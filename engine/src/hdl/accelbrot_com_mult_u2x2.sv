==> flow/design.v <==
`default_nettype none
module accelbrot_com_mult_u2x2 #(
    parameter int WWIDTH = 34
) (
    input   wire                clk ,
    input   wire[WWIDTH-1:0]    a   ,
    input   wire[WWIDTH-1:0]    b   ,
    input   wire                cea ,
    input   wire                ceb ,
    output  wire[WWIDTH*2-1:0]  q
);
localparam int HWIDTH = WWIDTH / 2;
logic[1:0][HWIDTH-1:0] r_a;
logic[1:0][HWIDTH-1:0] r_b;
always_ff @(posedge clk) begin
    if (cea) r_a <= a;
    if (ceb) r_b <= b;
end
logic[1:0][HWIDTH-1:0] r_ab00;
logic[1:0][HWIDTH-1:0] r_ab01;
logic[1:0][HWIDTH-1:0] r_ab10;
logic[1:0][HWIDTH-1:0] r_ab11;
always_ff @(posedge clk) begin
    r_ab00 <= r_a[0] * r_b[0];
    r_ab10 <= r_a[1] * r_b[0];
    r_ab01 <= r_a[0] * r_b[1];
    r_ab11 <= r_a[1] * r_b[1];
end
logic[1:0][HWIDTH-1:0] r_ab00_d;
logic[1:0][HWIDTH-1:0] r_ab01_d;
logic[1:0][HWIDTH-1:0] r_ab10_d;
logic[1:0][HWIDTH-1:0] r_ab11_d;
logic[HWIDTH+1:0] r_tmp1;
always_ff @(posedge clk) begin
    r_tmp1 <= r_ab00[1] + r_ab10[0] + r_ab01[0];
    r_ab00_d <= r_ab00;
    r_ab01_d <= r_ab01;
    r_ab10_d <= r_ab10;
    r_ab11_d <= r_ab11;
end
logic[3:0][HWIDTH-1:0] r_q;
always_ff @(posedge clk) begin
    reg[HWIDTH+1:0] tmp2;
    tmp2 = r_ab10_d[1] + r_ab01_d[1] + r_ab11_d[0] + r_tmp1[HWIDTH+1:HWIDTH];
    r_q[0] <= r_ab00_d[0];
    r_q[1] <= r_tmp1[HWIDTH-1:0];
    r_q[2] <= tmp2[HWIDTH-1:0];
    r_q[3] <= r_ab11_d[1] + tmp2[HWIDTH+1:HWIDTH];
end
assign q = r_q;
endmodule
`default_nettype wire
* Reports on accelbrot_com_mult_u2x2
Tool output for the design above, in the order of the flow.
Line numbers count from 1 in the design file above.
Operators: Yosys type, input widths -> output width; for muxes data width and select width s.
Cell names lack the library's common part.
The mark -- stands for no value.
- Design top :: accelbrot_com_mult_u2x2
- Clock input :: clk
- Standard-cell library :: sky130hd
- Library corner :: tt_025C_1v80

* Word level
Yosys after proc, flatten, opt, wreduce and memory -nomap, before mapping. Enables and synchronous resets that opt folds into registers are not counted as muxes. Memory bits, and registers merged into a memory's read port (data or address), are not among the register bits. Print and check cells are not counted. Equal cells are merged and count once.
- $add $sub $neg :: 6
- Multipliers :: 4
** Operators by type and width (count)
- $mul 17x17->34 :: 4
- $add 18x17->19 :: 2
- $add 17x17->18 :: 2
- $add 19x2->19 :: 1
- $add 17x2->17 :: 1
- Register bits :: 410
- Elaborated cells :: 22

* Logic depth
Longest topological path by Yosys (ltp), each cell counted once; first at word level (registers and memories cut), then after technology mapping (sequential cells cut; the memories' decode and read muxes count).
- Depth in word-level cells :: 4
- ABC_AREA :: 1
- Gate-level depth with buffers :: 27
- Depth with buffers taken out :: 25

* After synthesis
Yosys stat after the flow's synthesis: flattened, memories mapped to cells. It holds for the ABC_AREA given above (unset counts as 0); a run with the other value may have another netlist.
Totals and module areas in this step are rounded.
- Mapped cells :: 6771
- Chip area (Yosys) :: 52900 µm²
- Area of sequential cells :: 8210 µm²
- Flip-flops :: 376
- Buffer cells :: 272
** Cells by type
- fa_1 :: count 934, total area 1.87E+04 µm²
- nand2_1 :: count 2037, total area 7.65E+03 µm²
- inv_1 :: count 1989, total area 7465.91 µm²
- dfxtp_1 :: count 308, total area 6.17E+03 µm²
- ha_1 :: count 483, total area 6.04E+03 µm²
- edfxtp_1 :: count 68, total area 2.04E+03 µm²
- clkbuf_1 :: count 272, total area 1.02E+03 µm²
- nand3_1 :: count 147, total area 735.706 µm²
- nor2_1 :: count 184, total area 690.662 µm²
- xor2_1 :: count 72, total area 630.605 µm²
- a21oi_1 :: count 116, total area 580.557 µm²
- xnor2_1 :: count 25, total area 218.96 µm²
- o21bai_1 :: count 24, total area 180.173 µm²
- nand4_1 :: count 21, total area 131.376 µm²
- a21o_1 :: count 12, total area 90.086 µm²
- nand2_2 :: count 14, total area 87.584 µm²
- nor3_1 :: count 17, total area 85.082 µm²
- nor2_2 :: count 12, total area 75.072 µm²
Other cell types: 12; their cells: 36.

* Timing after synthesis
Path of least setup slack by OpenSTA after synthesis, without wires, with an ideal clock, recovery checks aside; 20% of the period is set as input and as output delay. Where synthesis merged equal registers, the netlist keeps one of their names.
- Path kind :: register to register
- Start :: register r_b
- End :: register r_ab11
- Clock period :: 5880 ps
- Setup time :: 113 ps
- Launch time at the first pin :: 0 ps
- Arrival time :: 5140 ps
- Data required time :: 5767 ps
- Slack :: 627 ps
- Delay of the path :: 5253 ps
- Stages :: 24
- Period reached after synthesis :: 5253 ps
"delay of the path" = arrival - input delay + setup time.
"stages": output pins that drive a net of the path, with the launching flip-flop's if there is one; two outputs of one cell count as two.
"period reached after synthesis" = period - worst setup slack (recovery checks aside). The figure is calculated, with input and output delays left at 20% of the set period.
An end named without its bit number is one bit of that signal or, where synthesis recoded a state register, one of its new flip-flops.
Between the ends stands the longest chain of elaborated cells between them, by number of cells; it is not shown to be the way that was timed. Of several equally long chains one is given.
Each line given opens the expression or statement behind the cell; cells for indexed reads and writes are added by Yosys, which also makes memories of some case tables.
- Path through :: edfxtp_1 > clkbuf_1 > clkbuf_1 > nand2_1 > fa_1 > fa_1 > inv_1 > fa_1 > inv_1 > fa_1 > inv_1 > fa_1 > inv_1 > fa_1 > inv_1 > ha_1 > nand2_1 > inv_1 > a21oi_1 > nand3_1 > nand2_1 > nand3_1 > nand2_1 > nand2_1
- Length of the longest elaborated chain :: 1
** RTL lines, path post-synthesis
- from (decl) :: RTL line 14 : logic[1:0][HWIDTH-1:0] r_b;
- from (assign) :: RTL line 17 : if (ceb) r_b <= b;
- $mul 17x17->34 :: RTL line 27 : r_ab11 <= r_a[1] * r_b[1];
- to (assign) :: RTL line 27
- to (decl) :: RTL line 22 : logic[1:0][HWIDTH-1:0] r_ab11;

* Worst path after layout
From the final timing report of record 1: the path of least setup slack in the routed layout; clock arrival at registers is part of the times.
The report prints the path's times to 10 ps; the period is as set.
- Path kind :: register to register
- Start :: register r_a
- End :: register r_ab01
- Clock period :: 7800 ps
- Setup time :: 110 ps
- Launch time at the first pin :: 690 ps
- Arrival time :: 6740 ps
- Data required time :: 8320 ps
- Slack :: 1570 ps
- Stages :: 19
An end named without its bit number is one bit of that signal or, where synthesis recoded a state register, one of its new flip-flops.
Between the ends stands the longest chain of elaborated cells between them, by number of cells; it is not shown to be the way that was timed. Of several equally long chains one is given.
- Path through :: edfxtp_1 > nand2_1 > fa_1 > inv_1 > fa_1 > fa_1 > fa_1 > fa_1 > inv_1 > fa_1 > inv_1 > ha_1 > nand2_1 > inv_1 > nand2_1 > nor3_1 > nand2_1 > nand2_1 > xor2_1
- Length of the longest elaborated chain :: 1
** RTL lines, path post-layout
- from (decl) :: RTL line 13 : logic[1:0][HWIDTH-1:0] r_a;
- from (assign) :: RTL line 16 : if (cea) r_a <= a;
- $mul 17x17->34 :: RTL line 26 : r_ab01 <= r_a[0] * r_b[1];
- to (assign) :: RTL line 26
- to (decl) :: RTL line 20 : logic[1:0][HWIDTH-1:0] r_ab01;

Appendix: measured runs

Measured data: module accelbrot_com_mult_u2x2, platform sky130hd, 2 stored runs of the flow under differing settings, order arbitrary. Input and output delays are each 20% of the period that was set; the output load is 0.01 pF.
"clock period reached" means the clock period less the worst setup slack. The figure is calculated, with input and output delays left at 20% of the set period.
By "time on the worst setup path" is meant the share of the clock period that the worst setup path is allowed (20% is reserved at inputs, 20% at outputs), minus its slack. Clock arrival times at its registers enter into it.
"time on the worst setup path" is given in steps of 10 ps.
The measured numbers are rounded.

** Record 1
- Settings :: period_ns=7.8; CORE_UTILIZATION=24; SETUP_SLACK_MARGIN=1.33; CORE_ASPECT_RATIO=1.11; ABC_AREA=1; CTS_CLUSTER_SIZE=34; SLEW_MARGIN=20; CAP_MARGIN=20; CORE_MARGIN=2
- Worst hold slack in the final report :: 316 ps
- Utilization in the final report :: 0.273
- Yosys chip area after synthesis :: 52,900 µm²
- Total negative slack :: 0 ps
- Die outline area :: 224,000 µm²
- Time on the worst setup path :: 6,230 ps
- Worst setup path type :: register to register
- Worst slack on setup checks :: 1,570 ps
- Clock period reached :: 6,229 ps
- Standard-cell area of the final layout :: 59,700 µm²

** Record 2
- Settings :: period_ns=8.38; CORE_UTILIZATION=50; SETUP_SLACK_MARGIN=1.08; PLACE_DENSITY=0.88; TNS_END_PERCENT=95; GPL_ROUTABILITY_DRIVEN=1; CTS_CLUSTER_SIZE=14; CAP_MARGIN=5; CORE_MARGIN=2; SLEW_MARGIN=20
- Worst hold slack in the final report :: 318 ps
- Time on the worst setup path :: 7,170 ps
- Worst setup path type :: register to register
- Die outline area :: 101,000 µm²
- Worst slack on setup checks :: 1,210 ps
- Clock period reached :: 7,169 ps
- Standard-cell area of the final layout :: 53,500 µm²
- Total negative slack :: 0 ps
- Yosys chip area after synthesis :: 49,300 µm²
- Utilization in the final report :: 0.546
